==> flow/design.v <==
package alu_opcodes_pkg;
localparam ALU_OP_WIDTH = 5;
localparam ALU_ADD  = 5'b00000;
localparam ALU_SUB  = 5'b01000;
localparam ALU_XOR  = 5'b00100;
localparam ALU_OR   = 5'b00110;
localparam ALU_AND  = 5'b00111;
localparam ALU_SRA  = 5'b01101;
localparam ALU_SRL  = 5'b00101;
localparam ALU_SLL  = 5'b00001;
localparam ALU_LTS  = 5'b11100;
localparam ALU_LTU  = 5'b11110;
localparam ALU_GES  = 5'b11101;
localparam ALU_GEU  = 5'b11111;
localparam ALU_EQ   = 5'b11000;
localparam ALU_NE   = 5'b11001;
localparam ALU_SLTS = 5'b00010;
localparam ALU_SLTU = 5'b00011;
endpackage
package csr_pkg;
  localparam CSR_RW          = 3'b001;
  localparam CSR_RS          = 3'b010;
  localparam CSR_RC          = 3'b011;
  localparam CSR_RWI         = 3'b101;
  localparam CSR_RSI         = 3'b110;
  localparam CSR_RCI         = 3'b111;
  localparam MIE_ADDR        = 12'h304;
  localparam MTVEC_ADDR      = 12'h305;
  localparam MSCRATCH_ADDR   = 12'h340;
  localparam MEPC_ADDR       = 12'h341;
  localparam MCAUSE_ADDR     = 12'h342;
endpackage
package memory_pkg;
  localparam INSTR_MEM_SIZE_BYTES = 32'd2048;
  localparam INSTR_MEM_SIZE_WORDS = INSTR_MEM_SIZE_BYTES / 4;
  localparam DATA_MEM_SIZE_BYTES  = 32'd2048;
  localparam DATA_MEM_SIZE_WORDS  = DATA_MEM_SIZE_BYTES / 4;
endpackage
module timer_sb_ctrl(
  input  logic        clk_i,
  input  logic        rst_i,
  input  logic        req_i,
  input  logic        write_enable_i,
  input  logic [31:0] addr_i,
  input  logic [31:0] write_data_i,
  output logic [31:0] read_data_o,
  output logic        ready_o,
  output logic        interrupt_request_o
);
logic [63:0] system_counter;
logic [63:0] delay;
enum logic [1:0] {OFF, NTIMES, FOREVR} mode, next_mode;
logic [31:0] repeat_counter;
logic [63:0] system_counter_at_start;
logic we;
logic re;
assign we = req_i & write_enable_i;
assign re = req_i & ~write_enable_i;
logic rst;
assign rst = (addr_i==32'h24 & write_data_i==32'h1 & we) | rst_i;
logic is_MSb_timer_addr;
logic is_LSb_timer_addr;
logic is_MSb_delay_addr;
logic is_LSb_delay_addr;
logic is_mode_addr;
logic is_repeat_addr;
assign is_MSb_timer_addr = addr_i == 32'h4;  
assign is_LSb_timer_addr = addr_i == 32'h0;  
assign is_MSb_delay_addr = addr_i == 32'hC;  
assign is_LSb_delay_addr = addr_i == 32'h8;  
assign is_mode_addr      = addr_i == 32'h10;       
assign is_repeat_addr    = addr_i == 32'h14;    
always @(posedge clk_i)
begin
if (rst_i) system_counter <= 64'b0;
else system_counter <= system_counter + 32'b1; 
end
always @(posedge clk_i)
begin
if (rst_i) delay <= 64'b0;
else if (we & (is_LSb_delay_addr | is_MSb_delay_addr)) 
        delay <= is_LSb_delay_addr? {delay[63:32], write_data_i} : {write_data_i, delay [31:0]};                           
     else delay <= delay; 
end
always @(posedge clk_i)
begin
if (rst_i) mode <= OFF;
else mode <= next_mode; 
end
always_comb
begin
if (we & is_mode_addr)
    case(write_data_i)
    32'b0: next_mode = OFF;
    32'b1: next_mode = NTIMES;
  default: next_mode = FOREVR;
    endcase
 else if ((repeat_counter == 32'b0) & (mode == NTIMES)) next_mode = OFF;
      else                         next_mode = mode;
end
always @(posedge clk_i)
begin
if (rst_i) repeat_counter <= 32'b0;
else if (interrupt_request_o & (repeat_counter!=0) & (mode == NTIMES)) 
           repeat_counter <= repeat_counter - 32'b1; 
else if (we & is_repeat_addr) repeat_counter <= write_data_i;
     else  repeat_counter <= repeat_counter;
end 
always @(posedge clk_i)
begin
if (rst_i) system_counter_at_start <= 64'b0;
else if ((interrupt_request_o & (repeat_counter > 32'b1) & (mode == NTIMES)) | 
(interrupt_request_o  & (mode == FOREVR))|
(we & is_mode_addr & ((write_data_i == 32'b01)|(write_data_i == 32'b10)))) 
system_counter_at_start <= system_counter; 
else system_counter_at_start <= system_counter_at_start; 
end
logic [31:0] read_data;
always_comb
case (addr_i)
32'h0:  read_data = system_counter[31:0];
32'h4:  read_data = system_counter[63:32];
32'h8:  read_data = delay[31:0];
32'hC:  read_data = delay[63:32];
32'h10: read_data = {30'b0, mode};
default: read_data = repeat_counter;
endcase
always @(posedge clk_i)
begin
if (rst_i) read_data_o <= 32'b0;
else if (re) read_data_o <= read_data; 
else read_data_o <= read_data_o; 
end
assign interrupt_request_o = (mode != OFF) & ((system_counter_at_start + delay) == system_counter);
endmodule
==> Tool chain data of timer_sb_ctrl <==
What the tools print for timer_sb_ctrl, step after step.
Lines are those of the file above, counted from 1.
Library cell names are shortened.
{ "setup": {"top_module": "timer_sb_ctrl", "clk_port": "clk_i", "cell_library": "sky130hd", "lib_corner": "tt_025C_1v80"} }

==> Elaborated design <==
Source: Yosys, flattened and elaborated, memories not mapped. Widths are those after wreduce. Registers that Yosys merges into a memory's read port (data or address) are not register bits. Print and check cells do not count. Equal cells are merged and count once.
{ "word_totals": {"reg_bits": 258, "output_inout_bits": 34} }
{ "op_classes": {"add_sub_neg": 3, "reduce_and_logical": 9, "equal": 10, "cmp": 1, "mux": 6, "n_logic": 19} }
{ "op_table": {"columns": ["cell", "n"], "rows": [
  ["parallel mux 32 bit (select 5 bit)", 1],
  ["logical NOT 32 bit", 3],
  ["equality test 32 x 4 -> 1 bit (second input constant)", 2],
  ["equality test 32 x 5 -> 1 bit (second input constant)", 2],
  ["adder 64 x 1 -> 64 bit (second input constant)", 1],
  ["adder 64 bit", 1],
  ["equality test 64 bit", 1],
  ["two-way mux 32 bit", 2],
  ["subtractor 32 x 1 -> 32 bit (second input constant)", 1],
  ["greater-than comparator 32 x 1 -> 1 bit (second input constant)", 1],
  ["equality test 32 x 1 -> 1 bit (second input constant)", 1],
  ["equality test 32 x 2 -> 1 bit (second input constant)", 1],
  ["equality test 32 x 3 -> 1 bit (second input constant)", 1],
  ["nonzero test 32 bit", 1],
  ["bitwise AND 1 bit", 13],
  ["nonzero test 2 bit", 3],
  ["bitwise OR 1 bit", 4],
  ["AND reduction 2 bit", 2],
  ["parallel mux 2 bit (select 2 bit)", 1],
  ["two-way mux 2 bit", 2],
  ["NOT 1 bit", 2],
  ["equality test 2 x 1 -> 1 bit (second input constant)", 1],
  ["equality test 2 bit (second input constant)", 1]
]} }

==> Logic depth <==
Depth = most cells in a row (Yosys ltp): at word level without a register or memory, in the mapped netlist without a sequential cell, where the memories' decode and read muxes count.
{ "logic_depth": {"ltp_word": 7, "abc_area": 0, "mapped_depth": 17, "mapped_depth_nobuf": 14} }

==> Netlist <==
The flow's flattened synthesis, as Yosys stat reports it; memories are mapped. The netlist is that of the ABC_AREA named above (0 if unset); the other value can give another one.
{ "types": {"columns": ["cell", "n", "area_total_um2"], "rows": [
  ["dfxtp_1", 258, 5.16E+03],
  ["a21oi_1", 308, 1.54E+03],
  ["nand2_1", 377, 1.42E+03],
  ["nand3_1", 181, 905.869],
  ["o21ai_0", 175, 875.84],
  ["ha_1", 67, 838.304],
  ["nor2_1", 202, 758.227],
  ["clkbuf_1", 168, 630.605],
  ["nand4_1", 97, 606.832],
  ["xnor2_1", 66, 578.054],
  ["xor2_1", 66, 578.054],
  ["nor3_1", 79, 395.379],
  ["nor4_1", 55, 344.08],
  ["o211ai_1", 43, 322.81],
  ["a222oi_1", 31, 310.298],
  ["and3_1", 37, 231.472],
  ["a211oi_1", 28, 210.202],
  ["mux2i_1", 17, 170.163]
]} }
Not listed: further types 62, cells in them 422.
{ "synth_totals": {"ff_cells": 258, "yosys_area_mm2": 0.0189744, "mapped_cells": 2677} }

==> Worst setup path after synthesis <==
OpenSTA on the mapped netlist: ideal clock, no wires. The path of least setup slack (recovery checks aside). Input and output delay are each 20% of the period. Register names are those of the netlist, which keeps one name where synthesis merged equal registers.
{ "synth_path": {"path_kind": "register -> output", "start": "reg delay[0]", "end": "out interrupt_request_o", "period_ps": 5440, "output_delay_ps": 1088, "t_required_ps": 4352, "launch_ps": 0, "driving_pins": 15, "path_delay_ps": 3832, "slack_ps": 520, "arrival_time_ps": 3832, "synth_period_reached_ps": 4920} }
"path_delay_ps" = arrival - input delay + setup time.
At an output port there is no setup time.
"driving_pins" counts driving pins, that of a launching flip-flop among them; a cell with two outputs on the path counts twice.
"synth_period_reached_ps" is the clock period less the worst setup slack; recovery checks do not enter. This is arithmetic on one report: input and output delays are still those of the set period (20% each).
The rows between start and end are the longest chain of elaborated cells between them; the timing report does not say that the signal goes this way. Where chains are equally long, one stands for them.
Each line given opens the expression or statement behind the cell; cells for indexed reads and writes are added by Yosys, which also makes memories of some case tables.
A register here has more assigning lines than the two given.
{ "synth_via": {"cell_sequence": "dfxtp_1 > ha_1 > fa_1 > a21o_1 > a221o_1 > buf_2 > a32o_1 > a211oi_1 > mux2i_1 > and3_1 > o211a_1 > nand4_1 > or4b_1 > clkbuf_1 > nor3_1", "elab_chain_len": 3, "cells_between": 3, "cone_lines": 1} }
{ "synth_lines": {"columns": ["item", "line_no", "source"], "rows": [
  ["start: declaration", 51, "logic [63:0] delay;"],
  ["start: assignment", 82, "delay <= is_LSb_delay_addr? {delay[63:32], write_data_i} : {write_data_i, delay [31:0]};"],
  ["start: assignment", 83, "else delay <= delay;"],
  ["adder 64 bit", 134, "assign interrupt_request_o = (mode != OFF) & ((system_counter_at_start + delay) == system_counter);"],
  ["equality test 64 bit", 134, null],
  ["bitwise AND 1 bit", 134, null],
  ["end: declaration", 48, "output logic        interrupt_request_o"]
]} }

==> Path in the finished layout <==
From the final timing report of run A: the path of least setup slack in the routed layout; clock arrival at registers is part of the times.
The report prints the path's times to 10 ps; the period is as set.
{ "layout_path": {"path_kind": "register -> output", "start": "reg delay[36]", "end": "out interrupt_request_o", "driving_pins": 17, "period_ps": 5280, "t_required_ps": 4220, "arrival_time_ps": 4790, "launch_ps": 540, "slack_ps": -560, "output_delay_ps": 1060} }
The rows between start and end are the longest chain of elaborated cells between them; the timing report does not say that the signal goes this way. Where chains are equally long, one stands for them.
A register here has more assigning lines than the two given.
{ "layout_via": {"cell_sequence": "dfxtp_1 > ha_2 > nand2_1 > nor2_1 > buf_12 > buf_4 > a21oi_1 > o21ai_1 > buf_4 > a31oi_1 > nand4_1 > nor4_1 > nand4_1 > or4b_4 > nor3_4 > buf_6 > buf_6", "elab_chain_len": 3, "cells_between": 3, "cone_lines": 1} }
{ "layout_lines": {"columns": ["item", "line_no", "source"], "rows": [
  ["start: declaration", 51, "logic [63:0] delay;"],
  ["start: assignment", 82, "delay <= is_LSb_delay_addr? {delay[63:32], write_data_i} : {write_data_i, delay [31:0]};"],
  ["start: assignment", 83, "else delay <= delay;"],
  ["adder 64 bit", 134, "assign interrupt_request_o = (mode != OFF) & ((system_counter_at_start + delay) == system_counter);"],
  ["equality test 64 bit", 134, null],
  ["bitwise AND 1 bit", 134, null],
  ["end: declaration", 48, "output logic        interrupt_request_o"]
]} }

Measured data: module timer_sb_ctrl, platform sky130hd, 2 stored runs of the flow under differing settings, order arbitrary. Input and output delays are each 20% of the period that was set; the output load is 0.01 pF.
"clock period reached" is the run's clock period less its worst setup slack. It is reckoned from that one timing run; input and output delays stay at 20% of the period that was set.
"time used up by the worst setup path": the worst setup path's part of the clock period (all of it between registers, 20% less for each end at a port) less its slack. A launch clock that arrives late makes it longer, a capture clock that arrives late makes it shorter.
"power consumption": no workload was simulated; the value follows from the tool's default switching activity.
"time used up by the worst setup path" is given in steps of 10 ps.

==> run A: settings <==
{ "period_ns": 5.28, "CORE_UTILIZATION": 43, "CAP_MARGIN": 20, "CORE_MARGIN": 2, "SLEW_MARGIN": 20 }
==> run A: results <==
standard-cell area after routing: 0.0272737 mm^2
overall die area: 0.0458238 mm^2
clock period reached: 5844 ps
setup slack of the critical path: -564 ps
power consumption: 3959 uW
area of the synthesized netlist: 0.0189744 mm^2
time used up by the worst setup path: 4790 ps
worst path kind: register -> output
utilization after layout: 0.629

==> run B: settings <==
{ "period_ns": 4.5, "CORE_UTILIZATION": 17, "PLACE_DENSITY_LB_ADDON": 0.02, "CELL_PAD_IN_SITES_DETAIL_PLACEMENT": 2, "CTS_CLUSTER_DIAMETER": 299, "CAP_MARGIN": 40, "MAX_ROUTING_LAYER": "met4", "CORE_MARGIN": 2, "SLEW_MARGIN": 20 }
==> run B: results <==
standard-cell area after routing: 0.0311624 mm^2
setup slack of the critical path: -1332 ps
clock period reached: 5832 ps
power consumption: 5559 uW
area of the synthesized netlist: 0.0189744 mm^2
overall die area: 0.114301 mm^2
utilization after layout: 0.282
time used up by the worst setup path: 4930 ps
worst path kind: register -> output
