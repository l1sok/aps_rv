==> flow/design.v <==
package alu_opcodes_pkg;
localparam ALU_OP_WIDTH = 5;
localparam ALU_ADD  = 5'b00000;
localparam ALU_SUB  = 5'b01000;
localparam ALU_XOR  = 5'b00100;
localparam ALU_OR   = 5'b00110;
localparam ALU_AND  = 5'b00111;
localparam ALU_SRA  = 5'b01101;
localparam ALU_SRL  = 5'b00101;
localparam ALU_SLL  = 5'b00001;
localparam ALU_LTS  = 5'b11100;
localparam ALU_LTU  = 5'b11110;
localparam ALU_GES  = 5'b11101;
localparam ALU_GEU  = 5'b11111;
localparam ALU_EQ   = 5'b11000;
localparam ALU_NE   = 5'b11001;
localparam ALU_SLTS = 5'b00010;
localparam ALU_SLTU = 5'b00011;
endpackage
package csr_pkg;
  localparam CSR_RW          = 3'b001;
  localparam CSR_RS          = 3'b010;
  localparam CSR_RC          = 3'b011;
  localparam CSR_RWI         = 3'b101;
  localparam CSR_RSI         = 3'b110;
  localparam CSR_RCI         = 3'b111;
  localparam MIE_ADDR        = 12'h304;
  localparam MTVEC_ADDR      = 12'h305;
  localparam MSCRATCH_ADDR   = 12'h340;
  localparam MEPC_ADDR       = 12'h341;
  localparam MCAUSE_ADDR     = 12'h342;
endpackage
package memory_pkg;
  localparam INSTR_MEM_SIZE_BYTES = 32'd2048;
  localparam INSTR_MEM_SIZE_WORDS = INSTR_MEM_SIZE_BYTES / 4;
  localparam DATA_MEM_SIZE_BYTES  = 32'd2048;
  localparam DATA_MEM_SIZE_WORDS  = DATA_MEM_SIZE_BYTES / 4;
endpackage
module hex_digits(
  input  logic       clk_i,
  input  logic       rst_i,
  input  logic [3:0] hex0_i,     
  input  logic [3:0] hex1_i,     
  input  logic [3:0] hex2_i,     
  input  logic [3:0] hex3_i,     
  input  logic [3:0] hex4_i,     
  input  logic [3:0] hex5_i,     
  input  logic [3:0] hex6_i,     
  input  logic [3:0] hex7_i,     
  input  logic [7:0] bitmask_i,  
  output logic [6:0] hex_led_o,  
  output logic [7:0] hex_sel_o   
    );
logic [3:0] hex_sel_led;
logic [7:0] hex_sel;
logic [2:0]  cnt_an_on;
localparam CNT_480Hz_MAX_VAL = 18'd20_333;
    logic         en_480Hz;
    logic [17:0] cnt_480Hz;
always_ff @(posedge clk_i) 
    if (rst_i)
        cnt_480Hz <= 18'b0;
    else begin 
        if (cnt_480Hz < CNT_480Hz_MAX_VAL - 18'd1)
            cnt_480Hz <= cnt_480Hz + 18'd1;
        else
            cnt_480Hz <= 18'b0;
    end
 always_ff @(posedge clk_i) begin 
    if (rst_i)
        cnt_an_on <= 3'd0;
    else if (en_480Hz) begin
        cnt_an_on <= cnt_an_on + 3'd1;
        end
end
always_comb en_480Hz = cnt_480Hz == (CNT_480Hz_MAX_VAL - 18'd1);
always_comb begin
case (cnt_an_on)
3'd0: begin hex_sel_led = hex0_i;  hex_sel_o = 8'b00000001 & bitmask_i; end
3'd1: begin hex_sel_led = hex1_i;  hex_sel_o = 8'b00000010 & bitmask_i; end
8'd2: begin hex_sel_led = hex2_i;  hex_sel_o = 8'b00000100 & bitmask_i; end
8'd3: begin hex_sel_led = hex3_i;  hex_sel_o = 8'b00001000 & bitmask_i; end
8'd4: begin hex_sel_led = hex4_i;  hex_sel_o = 8'b00010000 & bitmask_i; end
8'd5: begin hex_sel_led = hex5_i;  hex_sel_o = 8'b00100000 & bitmask_i; end
8'd6: begin hex_sel_led = hex6_i;  hex_sel_o = 8'b01000000 & bitmask_i; end
default: begin hex_sel_led = hex7_i;  hex_sel_o = 8'b10000000 & bitmask_i; end
endcase
end
always_comb begin
    case (hex_sel_led)
        4'b0000: hex_led_o[6:0] = 7'b1000000;
        4'b0001: hex_led_o[6:0] = 7'b1111001;
        4'b0010: hex_led_o[6:0] = 7'b0100100;
        4'b0011: hex_led_o[6:0] = 7'b0110000;
        4'b0100: hex_led_o[6:0] = 7'b0011001;
        4'b0101: hex_led_o[6:0] = 7'b0010010;
        4'b0110: hex_led_o[6:0] = 7'b0000010;
        4'b0111: hex_led_o[6:0] = 7'b1111000;
        4'b1000: hex_led_o[6:0] = 7'b0000000;
        4'b1001: hex_led_o[6:0] = 7'b0010000;
        4'b1010: hex_led_o[6:0] = 7'b0001000;
        4'b1011: hex_led_o[6:0] = 7'b0000011;
        4'b1100: hex_led_o[6:0] = 7'b1000110;
        4'b1101: hex_led_o[6:0] = 7'b0100001;
        4'b1110: hex_led_o[6:0] = 7'b0000110;
        default: hex_led_o[6:0] = 7'b0001110;
    endcase       
end
endmodule
module hex_sb_ctrl(
  input  logic        clk_i,
  input  logic        rst_i,
  input  logic [31:0] addr_i,
  input  logic        req_i,
  input  logic [31:0] write_data_i,
  input  logic        write_enable_i,
  output logic [31:0] read_data_o,
  output logic [6:0] hex_led_o,
  output logic [7:0] hex_sel_o
);
 logic [7:0] hex_sel;
logic write_req;
logic read_req;
assign write_req = write_enable_i & req_i;
assign read_req = ~write_enable_i & req_i;
  logic [3:0] hex0, hex1, hex2, hex3, hex4, hex5, hex6, hex7;
  logic [7:0] bitmask;
  logic  en_hex0, en_hex1, en_hex2, en_hex3, en_hex4, en_hex5, en_hex6, en_hex7;
  logic addr_hex0, addr_hex1, addr_hex2, addr_hex3, addr_hex4, addr_hex5, addr_hex6, addr_hex7;
  logic addr_bitmask;
  logic addr_reset;
assign addr_hex0 = addr_i == 32'h0;  
assign addr_hex1 = addr_i == 32'h4;  
assign addr_hex2 = addr_i == 32'h8;  
assign addr_hex3 = addr_i == 32'h0c;  
assign addr_hex4 = addr_i == 32'h10;  
assign addr_hex5 = addr_i == 32'h14;  
assign addr_hex6 = addr_i == 32'h18;  
assign addr_hex7 = addr_i == 32'h1C;  
assign addr_bitmask = addr_i == 32'h20;
assign addr_reset = addr_i == 32'h24;
logic hex_data_valid;
logic bitmask_valid;
logic rst_valid;
assign hex_data_valid = write_data_i < 32'h10; 
assign bitmask_valid = write_data_i < 32'h100;
assign rst_valid = write_data_i == 32'h1;
logic en_rst;
logic rst; 
assign en_rst = rst_valid & addr_reset & write_req;
assign rst = rst_i | en_rst;
assign en_hex0 = hex_data_valid & addr_hex0 & write_req;
assign en_hex1 = hex_data_valid & addr_hex1 & write_req;
assign en_hex2 = hex_data_valid & addr_hex2 & write_req;
assign en_hex3 = hex_data_valid & addr_hex3 & write_req;
assign en_hex4 = hex_data_valid & addr_hex4 & write_req;
assign en_hex5 = hex_data_valid & addr_hex5 & write_req;
assign en_hex6 = hex_data_valid & addr_hex6 & write_req;
assign en_hex7 = hex_data_valid & addr_hex7 & write_req;
assign en_bitmask = bitmask_valid & addr_bitmask & write_req;
always_ff @(posedge clk_i)
begin
    if (rst) hex0 <= 4'b0; else if (en_hex0) hex0 <= write_data_i[3:0];
    if (rst) hex1 <= 4'b0; else if (en_hex1) hex1 <= write_data_i[3:0];
    if (rst) hex2 <= 4'b0; else if (en_hex2) hex2 <= write_data_i[3:0];
    if (rst) hex3 <= 4'b0; else if (en_hex3) hex3 <= write_data_i[3:0];
    if (rst) hex4 <= 4'b0; else if (en_hex4) hex4 <= write_data_i[3:0];
    if (rst) hex5 <= 4'b0; else if (en_hex5) hex5 <= write_data_i[3:0];
    if (rst) hex6 <= 4'b0; else if (en_hex6) hex6 <= write_data_i[3:0];
    if (rst) hex7 <= 4'b0; else if (en_hex7) hex7 <= write_data_i[3:0]; 
    if (rst) bitmask <= 8'b0; else if (en_bitmask)   bitmask <= write_data_i[7:0];
end
logic rd;
logic [7:0] data_addr;
assign data_addr = {addr_hex0, addr_hex1, addr_hex2, addr_hex3, addr_hex4, addr_hex5, addr_hex6, addr_hex7};
always_comb begin
case (data_addr)
8'b10000000: rd = {28'b0, hex0};
8'b01000000: rd = {28'b0, hex1};
8'b00100000: rd = {28'b0, hex2};
8'b00010000: rd = {28'b0, hex3};
8'b00001000: rd = {28'b0, hex4};
8'b00000100: rd = {28'b0, hex5};
8'b00000010: rd = {28'b0, hex6};
8'b00000001: rd = {28'b0, hex7};  
default: rd = {24'b0, bitmask};         
endcase
end 
logic rd_en;
assign rd_en = (addr_hex0 | addr_hex1 | addr_hex2 | addr_hex3 | addr_hex4 | addr_hex5 | addr_hex6 | addr_hex7 | addr_bitmask) & read_req;
always_ff @(posedge clk_i)
if (rd_en)
    read_data_o <= rd & ~rst;
hex_digits hex_module(
.clk_i(clk_i),    
.rst_i(rst_i),    
.hex0_i(hex0),   
.hex1_i(hex1),   
.hex2_i(hex2),   
.hex3_i(hex3),   
.hex4_i(hex4),   
.hex5_i(hex5),   
.hex6_i(hex6),   
.hex7_i(hex7),   
.bitmask_i(bitmask),
.hex_led_o(hex_led_o),
.hex_sel_o(hex_sel)
);
assign hex_sel_o = ~hex_sel;
endmodule
module hex_wrapper(
input logic  clk_i,
input logic [15:0] sw_i,
output logic [7:0] hex_sel_o,
output logic [6:0] hex_led_o
    );
hex_sb_ctrl hx(
.clk_i(clk_i),          
.rst_i(sw_i[15]),          
.addr_i({26'b0, sw_i[13:8]}),         
.req_i(sw_i[14]),          
.write_data_i({24'b0, sw_i[7:0]}),   
.write_enable_i(1'b1),    
.hex_led_o(hex_led_o),
.hex_sel_o(hex_sel_o)
); 
endmodule
## From RTL to reports: hex_wrapper

Tool output for the design above, in the order of the flow.
Line numbers count from 1 in the design file above.
Library cell names are shortened.
A cell with - has no value.

| inputs | value |
|---|---|
| design top | hex_wrapper |
| clock | clk_i |
| library | sky130hd |
| corner | tt_025C_1v80 |

## Elaborated design

Counts by Yosys on the flattened word-level netlist (proc, flatten, opt, wreduce; memories kept). Register bits leave out memories and registers merged into their read ports (data or address); mux counts leave out enables and synchronous resets folded into registers. Print and check cells are left out. Cells with the same type and inputs are merged into one.
Yosys's memory passes give these memory sizes; they may raise the number of words (mostly to a power of two), join words into wider ones and drop unused or constant bits.

| storage and ports | value |
|---|---|
| bits of input ports | 17 |
| word-level cells | 62 |
| RAM bits | 0 |
| memory cells | 1 |
| clocked read ports x word width | 0 |
| output and inout bits | 15 |
| memory bits (read-only) | 112 |
| register bits | 61 |
| bits in latches | 0 |

Memory list:

| name | words | width | rd ports | wr ports | line | source |
|---|---|---|---|---|---|---|
| (no name shown) | 16 | 7 | 1 | 0 | 90 | `case (hex_sel_led)` |

| operators by class | value |
|---|---|
| bitwise logic cells | 23 |
| multipliers | 0 |
| add/subtract/negate cells | 2 |
| reductions and logical operators | 3 |
| magnitude comparators | 3 |
| div/mod/pow operators | 0 |
| shift operators | 0 |
| mux-type cells | 2 |
| equal/unequal tests | 17 |

Operators with widths:

| operator | number |
|---|---|
| 8-bit parallel mux with 7-bit select | 1 |
| 32-bit logical NOT | 1 |
| 4-bit parallel mux with 7-bit select | 1 |
| 6-bit by 5-bit equality test with 1-bit output with constant B | 4 |
| 1-bit bitwise AND | 20 |
| 18-bit by 1-bit adder with 18-bit output with constant B | 1 |
| 18-bit by 15-bit < comparator with 1-bit output with constant B | 1 |
| 18-bit by 15-bit equality test with 1-bit output with constant B | 1 |
| 6-bit by 4-bit equality test with 1-bit output with constant B | 2 |
| 6-bit equality test with constant B | 2 |
| 3-bit equality test with constant B | 3 |
| 8-bit by 9-bit < comparator with 1-bit output with constant B | 1 |
| 8-bit by 1-bit equality test with 1-bit output with constant B | 1 |
| 8-bit by 5-bit < comparator with 1-bit output with constant B | 1 |
| 8-bit NOT | 1 |
| 3-bit by 2-bit equality test with 1-bit output with constant B | 2 |
| 6-bit by 3-bit equality test with 1-bit output with constant B | 1 |
| 3-bit by 1-bit adder with 3-bit output with constant B | 1 |
| 3-bit by 1-bit equality test with 1-bit output with constant B | 1 |
| 3-bit logical NOT | 1 |
| 2-bit OR reduction | 1 |
| 1-bit bitwise OR | 1 |
| 1-bit NOT | 1 |

## Longest topological paths

Depth = most cells in a row (Yosys ltp): at word level without a register or memory, in the mapped netlist without a sequential cell, where the memories' decode and read muxes count.

| depth | value |
|---|---|
| depth in word-level cells | 4 |
| ABC_AREA | 0 |
| gate-level depth with buffers | 12 |
| gate-level depth less buffers | 11 |

## Mapped cells and area

The flow's flattened synthesis, as Yosys stat reports it; memories are mapped. The netlist is that of the ABC_AREA named above (0 if unset); the other value can give another one.
Totals and module areas in this step are rounded.

Cells by type:

| cell type | number | total area (um2) |
|---|---|---|
| dfxtp_1 | 61 | 1.22E+03 |
| mux2i_1 | 41 | 410.394 |
| nor2_1 | 58 | 217.709 |
| ha_1 | 13 | 162.656 |
| nand3_1 | 18 | 90.086 |
| xor2_1 | 8 | 70.067 |
| nand2_1 | 18 | 67.565 |
| a21oi_1 | 13 | 65.062 |
| xnor2_1 | 6 | 52.55 |
| inv_1 | 13 | 48.797 |
| nand4_1 | 7 | 43.792 |
| clkbuf_1 | 11 | 41.29 |
| o21ai_0 | 7 | 35.034 |
| a221o_1 | 3 | 30.029 |
| buf_2 | 6 | 30.029 |
| mux2_2 | 2 | 22.522 |
| a222oi_1 | 2 | 20.019 |
| nor3b_4 | 1 | 18.768 |

Not listed: further types 32, cells in them 45.

| mapped netlist | value |
|---|---|
| mapped cells | 333 |
| area of sequential cells | 1200 um2 |
| flip-flop cells | 61 |
| chip area (Yosys) | 3000 um2 |
| buffers | 17 |

By module: a second synthesis without flattening, with its own total; a netlist apart from the flattened one above.

| second synthesis, totals | value |
|---|---|
| cells (unflattened synthesis) | 461 |
| area (unflattened synthesis) | 4100 um2 |

Rows give one instance, submodules left out.

Modules:

| module | area (um2) | cells | seq. area (um2) | instances |
|---|---|---|---|---|
| hex_sb_ctrl | 2500 | 281 | 830 | 1 |
| hex_digits | 1500 | 178 | 420 | 1 |
| hex_wrapper | 7.5 | 2 | 0.0 | 1 |

## Timing after synthesis

OpenSTA on the mapped netlist: ideal clock, no wires. The path of least setup slack (recovery checks aside). Input and output delay are each 20% of the period. Register names are those of the netlist, which keeps one name where synthesis merged equal registers.

| timing path post-synthesis | value |
|---|---|
| path type | register to output |
| start point | reg hx.hex_module.cnt_an_on[2] |
| end point | out hex_led_o[1] |
| setup slack | 2004 ps |
| stages | 10 |
| buffers on the path | 0 |
| required time | 4432 ps |
| data arrival time | 2428 ps |
| delay of the path | 2428 ps |
| clock period | 5540 ps |
| external output delay | 1108 ps |
| time at the first pin | 0 ps |
| synthesis period reached | 3536 ps |

"delay of the path" = arrival - input delay + setup time.
At an output port there is no setup time.
"stages" counts driving pins, that of a launching flip-flop among them; a cell with two outputs on the path counts twice.
"synthesis period reached" is the clock period less the worst setup slack; recovery checks do not enter. This is arithmetic on one report: input and output delays are still those of the set period (20% each).
The rows between start and end are the longest chain of elaborated cells between them; the timing report does not say that the signal goes this way. Where chains are equally long, one stands for them.
A line is the first line of the expression or statement that the cell stems from. Yosys adds cells for indexed reads and writes and turns some case tables into memories.
A memory read counts as a cell of the chain, while the word-level depth stops at memories.

| on the way, post-synthesis | value |
|---|---|
| cells stage by stage | dfxtp_1 clkinv_1 ha_1 or4_1 a21oi_1 inv_1 ha_1 inv_1 mux2i_1 a32o_1 |
| length of the longest elaborated chain | 3 |
| elaborated cells between the ends (all ways) | 9 |
| RTL lines with such cells | 2 |
| classes of those cells | eq/ne (6); mux (1); reduce/logical (1); memory (1) |

Ends and longest elaborated chain, post-synthesis:

| what | line | source |
|---|---|---|
| start, declared | 56 | `logic [2:0]  cnt_an_on;` |
| start, assigned | 71 | `cnt_an_on <= 3'd0;` |
| start, assigned | 73 | `cnt_an_on <= cnt_an_on + 3'd1;` |
| 3-bit equality test | 78 | `case (cnt_an_on)` |
| 4-bit parallel mux with 7-bit select | 78 |  |
| memory read 16 x 7 bit | 90 | `case (hex_sel_led)` |
| end, declared | 215 | `output logic [6:0] hex_led_o` |

## Timing after layout

From the final timing report of flow run 1: the path of least setup slack in the routed layout; clock arrival at registers is part of the times.
The path's times are printed in steps of 10 ps; the period is the one set.

| timing path after layout | value |
|---|---|
| path type | register to output |
| start point | reg hx.hex_module.cnt_an_on[0] |
| end point | out hex_led_o[1] |
| required time | 2200 ps |
| buffers on the path | 1 |
| external output delay | 550 ps |
| data arrival time | 2690 ps |
| setup slack | -490 ps |
| stages | 11 |
| clock period | 2750 ps |
| time at the first pin | 350 ps |

The rows between start and end are the longest chain of elaborated cells between them; the timing report does not say that the signal goes this way. Where chains are equally long, one stands for them.
A memory read counts as a cell of the chain, while the word-level depth stops at memories.

| on the way, after layout | value |
|---|---|
| cells stage by stage | dfxtp_4 ha_4 ha_4 or4_4 o22a_1 inv_2 ha_4 inv_2 mux2i_1 a32o_1 buf_2 |
| length of the longest elaborated chain | 3 |
| elaborated cells between the ends (all ways) | 9 |
| RTL lines with such cells | 2 |
| classes of those cells | eq/ne (6); mux (1); reduce/logical (1); memory (1) |

Ends and longest elaborated chain, after layout:

| what | line | source |
|---|---|---|
| start, declared | 56 | `logic [2:0]  cnt_an_on;` |
| start, assigned | 71 | `cnt_an_on <= 3'd0;` |
| start, assigned | 73 | `cnt_an_on <= cnt_an_on + 3'd1;` |
| 3-bit equality test | 78 | `case (cnt_an_on)` |
| 4-bit parallel mux with 7-bit select | 78 |  |
| memory read 16 x 7 bit | 90 | `case (hex_sel_led)` |
| end, declared | 215 | `output logic [6:0] hex_led_o` |

--- measured runs ---
Top module hex_wrapper; platform sky130hd; tools Yosys and OpenROAD; 2 stored runs in no particular order. Input and output delays are each 20% of the period that was set; the output load is 0.01 pF.
By "clock period achieved" is meant the clock period of the run minus its worst setup slack. This is arithmetic on one report: input and output delays are still those of the set period (20% each).
"power": no workload was simulated; the value follows from the tool's default switching activity.
Results are given in rounded form.

## Flow run 1

==> flow/run.sh <==
#!/bin/bash
# the make line also repeats the synthesis and layout settings of config.mk as NAME=value (left out here)
make -C /OpenROAD-flow-scripts/flow DESIGN_CONFIG=/design/flow/config.mk WORK_HOME=/design/flow/orfs CLKGATE_MAP_FILE= finish
==> flow/config.mk <==
export PLATFORM = sky130hd
export DESIGN_NAME = hex_wrapper
export DESIGN_NICKNAME = hex_wrapper
export VERILOG_FILES = /design/flow/design.v
export SDC_FILE = /design/flow/constraint.sdc
export NUM_CORES = 4
export LEC_CHECK = 0
export CAP_MARGIN = 30
export CELL_PAD_IN_SITES_GLOBAL_PLACEMENT = 1
export CORE_MARGIN = 8
export CORE_UTILIZATION = 38
export GPL_ROUTABILITY_DRIVEN = 0
export MAX_ROUTING_LAYER = met4
export MIN_ROUTING_LAYER = met2
export PLACE_DENSITY = 0.89
export SETUP_SLACK_MARGIN = -0.1
export SLEW_MARGIN = 20
export TNS_END_PERCENT = 45
==> flow/constraint.sdc <==
create_clock -name core_clock -period 2.75 [get_ports {clk_i}]
set_input_delay 0.5500 -clock core_clock [delete_from_list [all_inputs] [get_ports {clk_i}]]
set_output_delay 0.5500 -clock core_clock [all_outputs]
set_load 0.01 [all_outputs]

| result of flow run 1 | value |
|---|---|
| area of the synthesized netlist | 3000 um2 |
| die outline area | 11000 um2 |
| standard-cell area after layout | 4200 um2 |
| utilization of the finished layout | 55 % |
| setup slack of the worst path | -490 ps |
| power | 1.9 mW |
| clock period achieved | 3244 ps |

## Flow run 2

==> flow/run.sh <==
#!/bin/bash
# the make line also repeats the synthesis and layout settings of config.mk as NAME=value (left out here)
make -C /OpenROAD-flow-scripts/flow DESIGN_CONFIG=/design/flow/config.mk WORK_HOME=/design/flow/orfs CLKGATE_MAP_FILE= finish
==> flow/config.mk <==
export PLATFORM = sky130hd
export DESIGN_NAME = hex_wrapper
export DESIGN_NICKNAME = hex_wrapper
export VERILOG_FILES = /design/flow/design.v
export SDC_FILE = /design/flow/constraint.sdc
export NUM_CORES = 4
export LEC_CHECK = 0
export CAP_MARGIN = 20
export CORE_ASPECT_RATIO = 0.8
export CORE_MARGIN = 2
export CORE_UTILIZATION = 28
export CTS_CLUSTER_DIAMETER = 119
export CTS_CLUSTER_SIZE = 34
export GPL_ROUTABILITY_DRIVEN = 0
export MAX_ROUTING_LAYER = met5
export MIN_ROUTING_LAYER = met2
export PLACE_DENSITY_LB_ADDON = 0.24
export SETUP_SLACK_MARGIN = 1.03
export SLEW_MARGIN = 20
==> flow/constraint.sdc <==
create_clock -name core_clock -period 4.41 [get_ports {clk_i}]
set_input_delay 0.8820 -clock core_clock [delete_from_list [all_inputs] [get_ports {clk_i}]]
set_output_delay 0.8820 -clock core_clock [all_outputs]
set_load 0.01 [all_outputs]

| result of flow run 2 | value |
|---|---|
| area of the synthesized netlist | 3000 um2 |
| die outline area | 12000 um2 |
| standard-cell area after layout | 4100 um2 |
| utilization of the finished layout | 40 % |
| setup slack of the worst path | 960 ps |
| power | 1.4 mW |
| clock period achieved | 3447 ps |
--- end ---
